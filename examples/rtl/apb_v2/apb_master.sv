==> flow/design.v <==
interface master_intf;
    logic clk;
    logic nrst;
    logic valid;
    logic ready;
    logic [3:0] length;
    logic [7:0] source;
    logic [7:0] destination;
    modport drv (
        output valid, length, source, destination,
        input nrst, clk, ready
       );
    modport mon (
        input nrst, clk, valid, length, source, destination,
        input ready
       );
endinterface
module apb_master(
      nrst, clk,  
      valid, ready, source, destination, length,   
      psel0, pready0, penable0, pwrite0, pwdata0, prdata0, perr0, paddr0,
      psel1, pready1, penable1, pwrite1, pwdata1, prdata1, perr1, paddr1
        );
    input logic nrst;
    input logic clk;
    input logic valid;
    output logic ready;
    input [7:0] source;
    input [7:0] destination;
    input [3:0] length;
    output logic psel0;
    input logic pready0;
    output logic penable0;
    output logic pwrite0;
    output logic [7:0] pwdata0;
    input logic [7:0] prdata0;
    input logic perr0;
    output logic [7:0] paddr0;
    output logic psel1;
    input logic pready1;
    output logic penable1;
    output logic pwrite1;
    output logic [7:0] pwdata1;
    input logic [7:0] prdata1;
    input logic perr1;
    output logic [7:0] paddr1;
    logic pready; 
    logic [7:0] prdata; 
    logic pwrite;
    logic [7:0]pwdata;
    logic penable;
    logic [7:0] paddr;
    assign pready = psel0? pready0:pready1;
    assign prdata = psel0? prdata0:prdata1;
    assign pwrite0 = pwrite; 
    assign pwrite1 = pwrite; 
    assign pwdata0 = pwdata;
    assign pwdata1 = pwdata;
    assign paddr0 = paddr;
    assign paddr1 = paddr;
    assign penable0 = penable;
    assign penable1 = penable;
    apb_master_fsm mfsm0 (
         .*
                 );
endmodule
module apb_master_fsm (
      nrst, clk,  
      valid, ready, source, destination, length,   
      psel0, psel1, pready, penable, pwrite, prdata, pwdata, paddr 
                  );
    input nrst, clk;
    input valid;
    input logic [7:0] source, destination; 
    input logic [3:0] length ;
    output ready;  
    output logic penable, pwrite;
    output logic [7:0] pwdata;
    input pready;
    input logic [7:0] prdata;
    output logic psel0, psel1;
    output logic [7:0] paddr;
    typedef enum logic [2:0] { 
             IDLE, 
             DMA_RD_SETUP, 
             DMA_RD_ACCESS,
             DMA_WR_SETUP,
             DMA_WR_ACCESS,
             FINISH_TXN
                       } states_t;
    logic [3:0] wr_count;
    logic [7:0] captured_data;
    states_t state, next_state;
    assign ready = (state == FINISH_TXN) ;
    always_comb 
    begin
        next_state = state;
        case (state)
            IDLE:
                if (valid==1 && length != 4'b0)
                    next_state = DMA_RD_SETUP;
            DMA_RD_SETUP:
                next_state = DMA_RD_ACCESS;
            DMA_RD_ACCESS:
                if (pready) next_state = DMA_WR_SETUP;
            DMA_WR_SETUP:
                next_state = DMA_WR_ACCESS;
            DMA_WR_ACCESS:
                if (pready)
                begin
                    if (length == wr_count) next_state = FINISH_TXN;
                    else next_state = DMA_RD_SETUP;
                end
            FINISH_TXN:
                next_state = IDLE;
        endcase
    end
    always @(posedge clk)
    begin
        if (!nrst) 
        begin
            state <= IDLE;
            wr_count <= 0;
            penable <= 0;
        end
        else
        begin
            state <= next_state;
            case (state)
                IDLE: 
                    ;
                DMA_RD_SETUP:
                    begin
                        if (source[7] == 0)
                        begin
                            psel0 <= 1;
                            psel1 <= 0;
                        end
                        else
                        begin
                            psel0 <= 0;
                            psel1 <= 1;
                        end
                        paddr <= source + wr_count;
                        pwrite <= 0;  
                        penable <= 0; 
                     end
                DMA_RD_ACCESS:
                    begin
                        penable <= 1;
                        if (pready == 1)
                        begin
                            captured_data <= prdata;
                        end
                    end 
                DMA_WR_SETUP:
                    begin
                        penable<=0;
                        wr_count <= wr_count + 1'b1;
                        paddr <= 128 ^ destination + wr_count;
                        if (destination[7] == 0)
                        begin
                            psel0 <= 1;
                            psel1 <= 0;
                        end
                        else
                        begin
                            psel0 <= 0;
                            psel1 <= 1;
                        end
                        pwrite <= 1;
                        pwdata <= captured_data;
                    end 
                DMA_WR_ACCESS:
                    begin
                        penable <= 1;
                    end 
                FINISH_TXN:
                    begin
                        penable <=0;
                        psel0<=0; psel1<=0; 
                        wr_count <= 0;
                    end
                default:
                    ;
            endcase
        end
    end
endmodule
======== From RTL to reports: apb_master ========
What the tools print for apb_master, step after step.
Line numbers count from 1 in the design file above.
Cell names lack the library's common part.
The mark n/a stands for no value.
design
  top ..................................... apb_master
  clock port .............................. clk
  standard-cell library ................... sky130hd
  timing corner ........................... tt_025C_1v80

======== Word-level counts ========
Source: Yosys, flattened and elaborated, memories not mapped. Widths are those after wreduce. Registers that Yosys merges into a memory's read port (data or address) are not register bits. Print and check cells do not count.
operators by class
  muxes and demuxes ....................... 17
  $add $sub $neg .......................... 3
  bitwise gates (word level) .............. 1
  reduce/logical cells .................... 15
  eq/ne operators ......................... 9
operators by type and width
  operator                                                count
  parallel mux 3 bit (select 6 bit)                       1
  adder 8 x 4 -> 8 bit                                    2
  parallel mux 8 bit (select 2 bit)                       1
  2-to-1 mux 3 bit                                        4
  parallel mux 4 bit (select 2 bit)                       1
  2-to-1 mux 8 bit                                        1
  AND reduction 2 bit                                     3
  nonzero test 2 bit                                      3
  equality test 3 x 2 -> 1 bit (second input constant)    2
  equality test 3 bit (second input constant)             2
  nonzero test 6 bit                                      1
  parallel mux 1 bit (select 3 bit)                       2
  2-to-1 mux 1 bit                                        5
  inequality test 2 bit (second input constant)           2
  adder 4 x 1 -> 4 bit (second input constant)            1
  equality test 4 bit                                     1
  AND reduction 4 bit                                     1
  nonzero test 4 bit                                      1
  parallel mux 1 bit (select 2 bit)                       2
  equality test 3 x 1 -> 1 bit (second input constant)    1
  logical NOT 3 bit                                       1
  AND reduction 3 bit                                     1
  nonzero test 3 bit                                      1
  OR reduction 3 bit                                      1
  inequality test 2 x 1 -> 1 bit (second input constant)  1
  OR reduction 2 bit                                      1
  logical AND 1 bit                                       1
  NOT 1 bit                                               1
bit counts
  bits in registers ....................... 35
  word-level cells ........................ 54

======== Longest topological paths ========
Yosys ltp: most cells in a row. Word level: on the elaborated netlist, between registers, memories and ports. Mapped: between sequential cells and ports; inverters and the memories' decode and read muxes count.
depth
  depth after elaboration ................. 4
  ABC_AREA ................................ 0
  gate-level depth with buffers ........... 8
  depth with buffers taken out ............ 8

======== Netlist ========
Source: synth_stat.txt of the flow (Yosys; design flattened, memories mapped). It holds for the ABC_AREA given above (unset counts as 0); a run with the other value may have another netlist.
synthesis totals
  flip-flops .............................. 38
  buffers ................................. 21
  mapped cells ............................ 178
  cell area after synthesis ............... 2074.5 um2
  sequential part of the area ............. 1031.0 um2
cell types
  cell      count
  edfxtp_1  27
  dfxtp_1   11
  buf_4     18
  ha_1      9
  mux2_2    10
  xor2_1    12
  fa_1      2
  mux2i_1   4
  nor2_1    10
  a21oi_1   7
  o21ai_0   7
  nand2b_1  5
  inv_1     7
  a211oi_2  2
  a21o_1    3
  o21a_1    3
  nand2_1   5
  nor2b_1   3
Other cell types: 23; their cells: 33.
By module: a second synthesis without flattening, with its own total; a netlist apart from the flattened one above.
second synthesis, totals
  cells (unflattened synthesis) ........... 179
  area total of the unflattened synthesis .. 2129.5 um2
Rows give one instance, submodules left out.
modules
  module          instances  seq. area (um2)  cells  area (um2)
  apb_master_fsm  1          1031.0           151    1848.0
  apb_master      1          0.0              28     281.5

======== Path before layout ========
Source: OpenSTA report_checks on the synthesized netlist (no wires, ideal clock, input and output delay 20% of the period each), path of least setup slack; recovery checks are left aside. Register names are those of the netlist, which keeps one name where synthesis merged equal registers.
timing path after synthesis
  path kind ............................... reg2reg
  start ................................... register mfsm0.wr_count[0]
  end ..................................... register mfsm0.paddr[6]
  data required time ...................... 2.009 ns
  stages .................................. 9
  path buffers ............................ 0
  arrival ................................. 1.613 ns
  slack ................................... 0.396 ns
  period .................................. 2.28 ns
  time at the first pin ................... 0.000 ns
  path delay .............................. 1.884 ns
  period reached after synthesis .......... 1.884 ns
"path delay" = arrival - input delay + setup time.
"stages": output pins that drive a net of the path, with the launching flip-flop's if there is one; two outputs of one cell count as two.
"period reached after synthesis" = period - worst setup slack (recovery checks aside). The figure is calculated, with input and output delays left at 20% of the set period.
The rows between start and end are the longest chain of elaborated cells between them; the timing report does not say that the signal goes this way. Where chains are equally long, one stands for them.
A line is the first line of the expression or statement that the cell stems from. Yosys adds cells for indexed reads and writes and turns some case tables into memories.
A register here has more assigning lines than the two given.
between the ends, after synthesis
  cells stage by stage .................... dfxtp_1 > ha_1 > inv_1 > fa_1 > nor2b_1 > o21a_1 > o211ai_1 > xor2_1 > a21oi_1
  cells in the longest elaborated chain ... 2
  elaborated cells on any way between the ends .. 3
  source lines of those cells ............. 3
  those cells by class .................... add/sub: 2; mux: 1
RTL lines, path after synthesis
  what                               RTL line  RTL
  start, declared                    91        logic [3:0] wr_count;
  start, assigned                    123       wr_count <= 0;
  start, assigned                    159       wr_count <= wr_count + 1'b1;
  adder 8 x 4 -> 8 bit               160       paddr <= 128 ^ destination + wr_count;
  parallel mux 8 bit (select 2 bit)  129       case (state)
  end, assigned                      144       paddr <= source + wr_count;
  end, assigned                      160
  end, declared                      82        output logic [7:0] paddr;

======== Timing after layout ========
Path of least setup slack in the final report of run 2 (OpenROAD, finished layout, wires in). Where an end is a register, its clock arrival counts in the times.
timing path post-layout
  path kind ............................... in2reg
  start ................................... input source[0]
  end ..................................... register mfsm0.paddr[6]
  data required time ...................... 2.35 ns
  period .................................. 2.32 ns
  arrival ................................. 2.13 ns
  input delay ............................. 0.46 ns
  slack ................................... 0.22 ns
  time at the first pin ................... 0.46 ns
  path buffers ............................ 1
  stages .................................. 9
The rows between start and end are the longest chain of elaborated cells between them; the timing report does not say that the signal goes this way. Where chains are equally long, one stands for them.
between the ends, post-layout
  cells stage by stage .................... clkdlybuf4s50_1 > ha_1 > inv_1 > fa_1 > nand2b_4 > a21oi_2 > xor2_1 > nor2_1 > a21oi_1
  cells in the longest elaborated chain ... 2
  elaborated cells on any way between the ends .. 2
  source lines of those cells ............. 2
  those cells by class .................... add/sub: 1; mux: 1
RTL lines, path post-layout
  what                               RTL line  RTL
  start, declared                    28        input [7:0] source;
  adder 8 x 4 -> 8 bit               144       paddr <= source + wr_count;
  parallel mux 8 bit (select 2 bit)  129       case (state)
  end, assigned                      144
  end, assigned                      160       paddr <= 128 ^ destination + wr_count;
  end, declared                      82        output logic [7:0] paddr;

Hand-over note for apb_master

Settings and measured results of 2 stored flow runs for module apb_master (sky130hd), not sorted in any way. The constraints put input and output delay at 20% of the set period each and load the outputs with 0.01 pF.
"period reached" means the clock period less the worst setup slack. The figure is calculated, with input and output delays left at 20% of the set period.
"critical setup path time" = time allowed to the worst setup path (clock period - input delay - output delay, where it has them) - its slack; a late launch clock adds to it, a late capture clock takes from it.
"power consumption" rests on the timing tool's default activity at the inputs, not on a simulated workload.

======== run 1 ========
==> flow/run.sh <==
#!/bin/bash
# the make line also repeats the synthesis and layout settings of config.mk as NAME=value (left out here)
make -C /OpenROAD-flow-scripts/flow DESIGN_CONFIG=/design/flow/config.mk WORK_HOME=/design/flow/orfs CLKGATE_MAP_FILE= finish
==> flow/config.mk <==
export PLATFORM = sky130hd
export DESIGN_NAME = apb_master
export DESIGN_NICKNAME = apb_master
export VERILOG_FILES = /design/flow/design.v
export SDC_FILE = /design/flow/constraint.sdc
export NUM_CORES = 4
export LEC_CHECK = 0
export ABC_AREA = 0
export CAP_MARGIN = 20
export CORE_MARGIN = 8
export CORE_UTILIZATION = 72
export GPL_TIMING_DRIVEN = 1
export MAX_ROUTING_LAYER = met4
export MIN_ROUTING_LAYER = met1
export PLACE_DENSITY_LB_ADDON = 0.11
export SLEW_MARGIN = 20
export TNS_END_PERCENT = 70
==> flow/constraint.sdc <==
create_clock -name core_clock -period 2.77 [get_ports {clk}]
set_input_delay 0.5540 -clock core_clock [delete_from_list [all_inputs] [get_ports {clk}]]
set_output_delay 0.5540 -clock core_clock [all_outputs]
set_load 0.01 [all_outputs]

-------- run 1 --------
  not finished: placement ended with error FLW-0024

======== run 2 ========
==> flow/run.sh <==
#!/bin/bash
# the make line also repeats the synthesis and layout settings of config.mk as NAME=value (left out here)
make -C /OpenROAD-flow-scripts/flow DESIGN_CONFIG=/design/flow/config.mk WORK_HOME=/design/flow/orfs CLKGATE_MAP_FILE= finish
==> flow/config.mk <==
export PLATFORM = sky130hd
export DESIGN_NAME = apb_master
export DESIGN_NICKNAME = apb_master
export VERILOG_FILES = /design/flow/design.v
export SDC_FILE = /design/flow/constraint.sdc
export NUM_CORES = 4
export LEC_CHECK = 0
export CAP_MARGIN = 20
export CORE_MARGIN = 3
export CORE_UTILIZATION = 54
export GPL_ROUTABILITY_DRIVEN = 1
export GPL_TIMING_DRIVEN = 1
export MAX_ROUTING_LAYER = met5
export PLACE_DENSITY_LB_ADDON = 0.01
export SETUP_SLACK_MARGIN = 0.09
export SLEW_MARGIN = 20
==> flow/constraint.sdc <==
create_clock -name core_clock -period 2.32 [get_ports {clk}]
set_input_delay 0.4640 -clock core_clock [delete_from_list [all_inputs] [get_ports {clk}]]
set_output_delay 0.4640 -clock core_clock [all_outputs]
set_load 0.01 [all_outputs]

-------- measured, run 2 --------
  overall die area ........................ 4621.3 um2
  critical setup path time ................ 1.64 ns
  kind of the worst setup path ............ in2reg
  period reached .......................... 2.101 ns
  setup slack of the critical path ........ 0.219 ns
  Yosys chip area after synthesis ......... 2074.5 um2
  post-layout utilization ................. 83.4 %
  worst hold slack in the final report .... 0.420 ns
  power consumption ....................... 0.001491 W

End of note.
